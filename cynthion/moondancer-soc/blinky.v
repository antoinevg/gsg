==> flow/design.v <==
module blinky_top(input clk_60mhz, output [5:0] led, output [1:0] user_io);
     reg [26:0] div = 0;
     always @ ( posedge clk_60mhz ) begin
        div <= div + 1'b1;
     end
     assign led = div[26:21];
     assign user_io = div[25:24];
endmodule
* From RTL to reports: blinky_top
The steps from the RTL of blinky_top to its reports follow in flow order.
Lines are those of the file above, counted from 1.
Cell names lack the library's common part.
The mark n/a stands for no value.
- Top module :: blinky_top
- Clock :: clk_60mhz
- Cell library :: sky130hd
- Library corner :: tt_025C_1v80

* After elaboration
Source: Yosys, flattened and elaborated, memories not mapped. Widths are those after wreduce; folded enables and synchronous resets count as part of the registers. Registers that Yosys merges into a memory's read port (data or address) are not register bits. Print and check cells do not count. Equal cells are merged and count once.
- Bits in registers :: 27
- Input bits :: 1
- Output and inout bits :: 8
- Word-level cells :: 2
- $add $sub $neg :: 1
** Operators with widths (count)
- 27-bit by 1-bit adder with 27-bit output with constant B :: 1

* Longest topological paths
Depth = most cells in a row (Yosys ltp): at word level without a register or memory, in the mapped netlist without a sequential cell, where the memories' decode and read muxes count.
- Depth in word-level cells :: 1
- ABC_AREA :: 0
- Depth in mapped cells :: 5
- Depth with buffers taken out :: 5

* After synthesis
Yosys stat after the flow's synthesis: flattened, memories mapped to cells. It holds for the ABC_AREA given above (unset counts as 0); a run with the other value may have another netlist.
** Cell types
- dfxtp_1 :: count 27, total area 540.518 sq um
- xnor2_1 :: count 13, total area 113.859 sq um
- xor2_1 :: count 12, total area 105.101 sq um
- nand4_1 :: count 10, total area 62.56 sq um
- buf_4 :: count 8, total area 60.058 sq um
- nand3_1 :: count 10, total area 50.048 sq um
- nor3_2 :: count 3, total area 30.029 sq um
- nand2_1 :: count 6, total area 22.522 sq um
- nor2_1 :: count 5, total area 18.768 sq um
- nor4_1 :: count 3, total area 18.768 sq um
- and4_1 :: count 2, total area 17.517 sq um
- nor3_1 :: count 3, total area 15.014 sq um
- ha_1 :: count 1, total area 12.512 sq um
- or4_4 :: count 1, total area 11.261 sq um
- nand3_2 :: count 1, total area 10.01 sq um
- and3_1 :: count 1, total area 6.256 sq um
- nand2_2 :: count 1, total area 6.256 sq um
- inv_1 :: count 1, total area 3.754 sq um
- Cells in the netlist :: 108
- Cell area after synthesis :: 1104.8 sq um
- Area of sequential cells :: 540.5 sq um
- Flip-flops :: 27
- Buffer cells :: 8

* Path before layout
Path of least setup slack by OpenSTA after synthesis, without wires, with an ideal clock, recovery checks aside; 20% of the period is set as input and as output delay. Where synthesis merged equal registers, the netlist keeps one of their names.
- Path kind :: register to register
- From :: register div[0]
- To :: register div[26]
- Clock period :: 2060 ps
- Library setup time :: 72 ps
- Time at the first pin :: 0 ps
- Arrival :: 1549 ps
- Data required time :: 1988 ps
- Slack :: 440 ps
- Path delay :: 1621 ps
- Driving pins on the path :: 6
- Buffers on the path :: 0
- Period reached after synthesis :: 1620 ps
"path delay" = arrival - input delay + setup time.
"driving pins on the path": output pins that drive a net of the path, with the launching flip-flop's if there is one; two outputs of one cell count as two.
"period reached after synthesis" = period - worst setup slack (recovery checks aside). The figure is calculated, with input and output delays left at 20% of the set period.
Between the ends stands the longest chain of elaborated cells between them, by number of cells; it is not shown to be the way that was timed. Of several equally long chains one is given.
Each line given opens the expression or statement behind the cell; cells for indexed reads and writes are added by Yosys, which also makes memories of some case tables.
- Path through :: dfxtp_1 > ha_1 > nand2_2 > or4_4 > nor3_2 > xor2_1
- Cells in the longest elaborated chain :: 1
- Elaborated cells between the ends (all ways) :: 1
- RTL lines with such cells :: 1
- Classes of those cells :: 1 x add/sub
** RTL lines, path after synthesis
- start: declaration :: line 2 : reg [26:0] div = 0;
- start: assignment :: line 4 : div <= div + 1'b1;
- 27-bit by 1-bit adder with 27-bit output :: line 4
- end: assignment :: line 4
- end: declaration :: line 2

* Path in the finished layout
From the final timing report of run 1: the path of least setup slack in the routed layout; clock arrival at registers is part of the times.
The report prints the path's times to 10 ps; the period is as set.
- Path kind :: register to register
- From :: register div[0]
- To :: register div[24]
- Clock period :: 2250 ps
- Library setup time :: 70 ps
- Time at the first pin :: 270 ps
- Arrival :: 1830 ps
- Data required time :: 2450 ps
- Slack :: 620 ps
- Driving pins on the path :: 6
- Buffers on the path :: 0
Between the ends stands the longest chain of elaborated cells between them, by number of cells; it is not shown to be the way that was timed. Of several equally long chains one is given.
- Path through :: dfxtp_2 > ha_4 > nand2_4 > or4_4 > nor3_4 > xor2_1
- Cells in the longest elaborated chain :: 1
- Elaborated cells between the ends (all ways) :: 1
- RTL lines with such cells :: 1
- Classes of those cells :: 1 x add/sub
** RTL lines, path after layout
- start: declaration :: line 2 : reg [26:0] div = 0;
- start: assignment :: line 4 : div <= div + 1'b1;
- 27-bit by 1-bit adder with 27-bit output :: line 4
- end: assignment :: line 4
- end: declaration :: line 2

Ticket comment

Measured results for blinky_top: 2 stored runs of the Yosys and OpenROAD flow on sky130hd. The settings differ; the order carries no meaning. The constraints put input and output delay at 20% of the set period each and load the outputs with 0.01 pF.
"worst path time" is the time allowed to the run's worst setup path (the clock period less input and output delay, where it has them) less its slack. Clock arrival times count: a late capture clock shortens it, a late launch clock lengthens it.
"total power after layout": no workload was simulated; the value follows from the tool's default switching activity.
"worst path time" is known to 10 ps.

* Run 1
** Files
==> flow/run.sh <==
#!/bin/bash
# the make line also repeats the synthesis and layout settings of config.mk as NAME=value (left out here)
make -C /OpenROAD-flow-scripts/flow DESIGN_CONFIG=/design/flow/config.mk WORK_HOME=/design/flow/orfs CLKGATE_MAP_FILE= finish
==> flow/config.mk <==
export PLATFORM = sky130hd
export DESIGN_NAME = blinky_top
export DESIGN_NICKNAME = blinky_top
export VERILOG_FILES = /design/flow/design.v
export SDC_FILE = /design/flow/constraint.sdc
export NUM_CORES = 4
export LEC_CHECK = 0
export CAP_MARGIN = 30
export CORE_ASPECT_RATIO = 1.62
export CORE_MARGIN = 2
export CORE_UTILIZATION = 39
export GPL_TIMING_DRIVEN = 0
export MIN_ROUTING_LAYER = met1
export PLACE_DENSITY_LB_ADDON = 0.06
export SETUP_SLACK_MARGIN = 0.62
export SLEW_MARGIN = 20
==> flow/constraint.sdc <==
create_clock -name core_clock -period 2.25 [get_ports {clk_60mhz}]
set_input_delay 0.4500 -clock core_clock [delete_from_list [all_inputs] [get_ports {clk_60mhz}]]
set_output_delay 0.4500 -clock core_clock [all_outputs]
set_load 0.01 [all_outputs]
** Results
- Netlist area reported by Yosys :: 1104.8 sq um
- Std-cell area (final layout) :: 1392.6 sq um
- Worst path time :: 1630 ps
- Type of the worst setup path :: register to register
- Summed negative setup slack :: 0 ps
- Worst hold slack in the final report :: 462 ps
- Worst setup slack after layout :: 617 ps
- Total power after layout :: 744.7 uW
- Die area :: 3287.0 sq um

* Run 2
** Files
==> flow/run.sh <==
#!/bin/bash
# the make line also repeats the synthesis and layout settings of config.mk as NAME=value (left out here)
make -C /OpenROAD-flow-scripts/flow DESIGN_CONFIG=/design/flow/config.mk WORK_HOME=/design/flow/orfs CLKGATE_MAP_FILE= finish
==> flow/config.mk <==
export PLATFORM = sky130hd
export DESIGN_NAME = blinky_top
export DESIGN_NICKNAME = blinky_top
export VERILOG_FILES = /design/flow/design.v
export SDC_FILE = /design/flow/constraint.sdc
export NUM_CORES = 4
export LEC_CHECK = 0
export ABC_AREA = 0
export CAP_MARGIN = 10
export CORE_ASPECT_RATIO = 1.01
export CORE_MARGIN = 2
export CORE_UTILIZATION = 24
export CTS_CLUSTER_DIAMETER = 248
export GPL_ROUTABILITY_DRIVEN = 0
export GPL_TIMING_DRIVEN = 0
export HOLD_SLACK_MARGIN = 0.23
export MAX_ROUTING_LAYER = met5
export MIN_ROUTING_LAYER = met1
export SETUP_SLACK_MARGIN = 0.33
export SLEW_MARGIN = 5
export TNS_END_PERCENT = 70
==> flow/constraint.sdc <==
create_clock -name core_clock -period 1.6 [get_ports {clk_60mhz}]
set_input_delay 0.3200 -clock core_clock [delete_from_list [all_inputs] [get_ports {clk_60mhz}]]
set_output_delay 0.3200 -clock core_clock [all_outputs]
set_load 0.01 [all_outputs]
** Results
- Netlist area reported by Yosys :: 1104.8 sq um
- Std-cell area (final layout) :: 1520.2 sq um
- Worst setup slack after layout :: 25 ps
- Summed negative setup slack :: 0 ps
- Die area :: 5161.9 sq um
- Worst hold slack in the final report :: 433 ps
- Total power after layout :: 1041 uW
- Worst path time :: 1580 ps
- Type of the worst setup path :: register to register
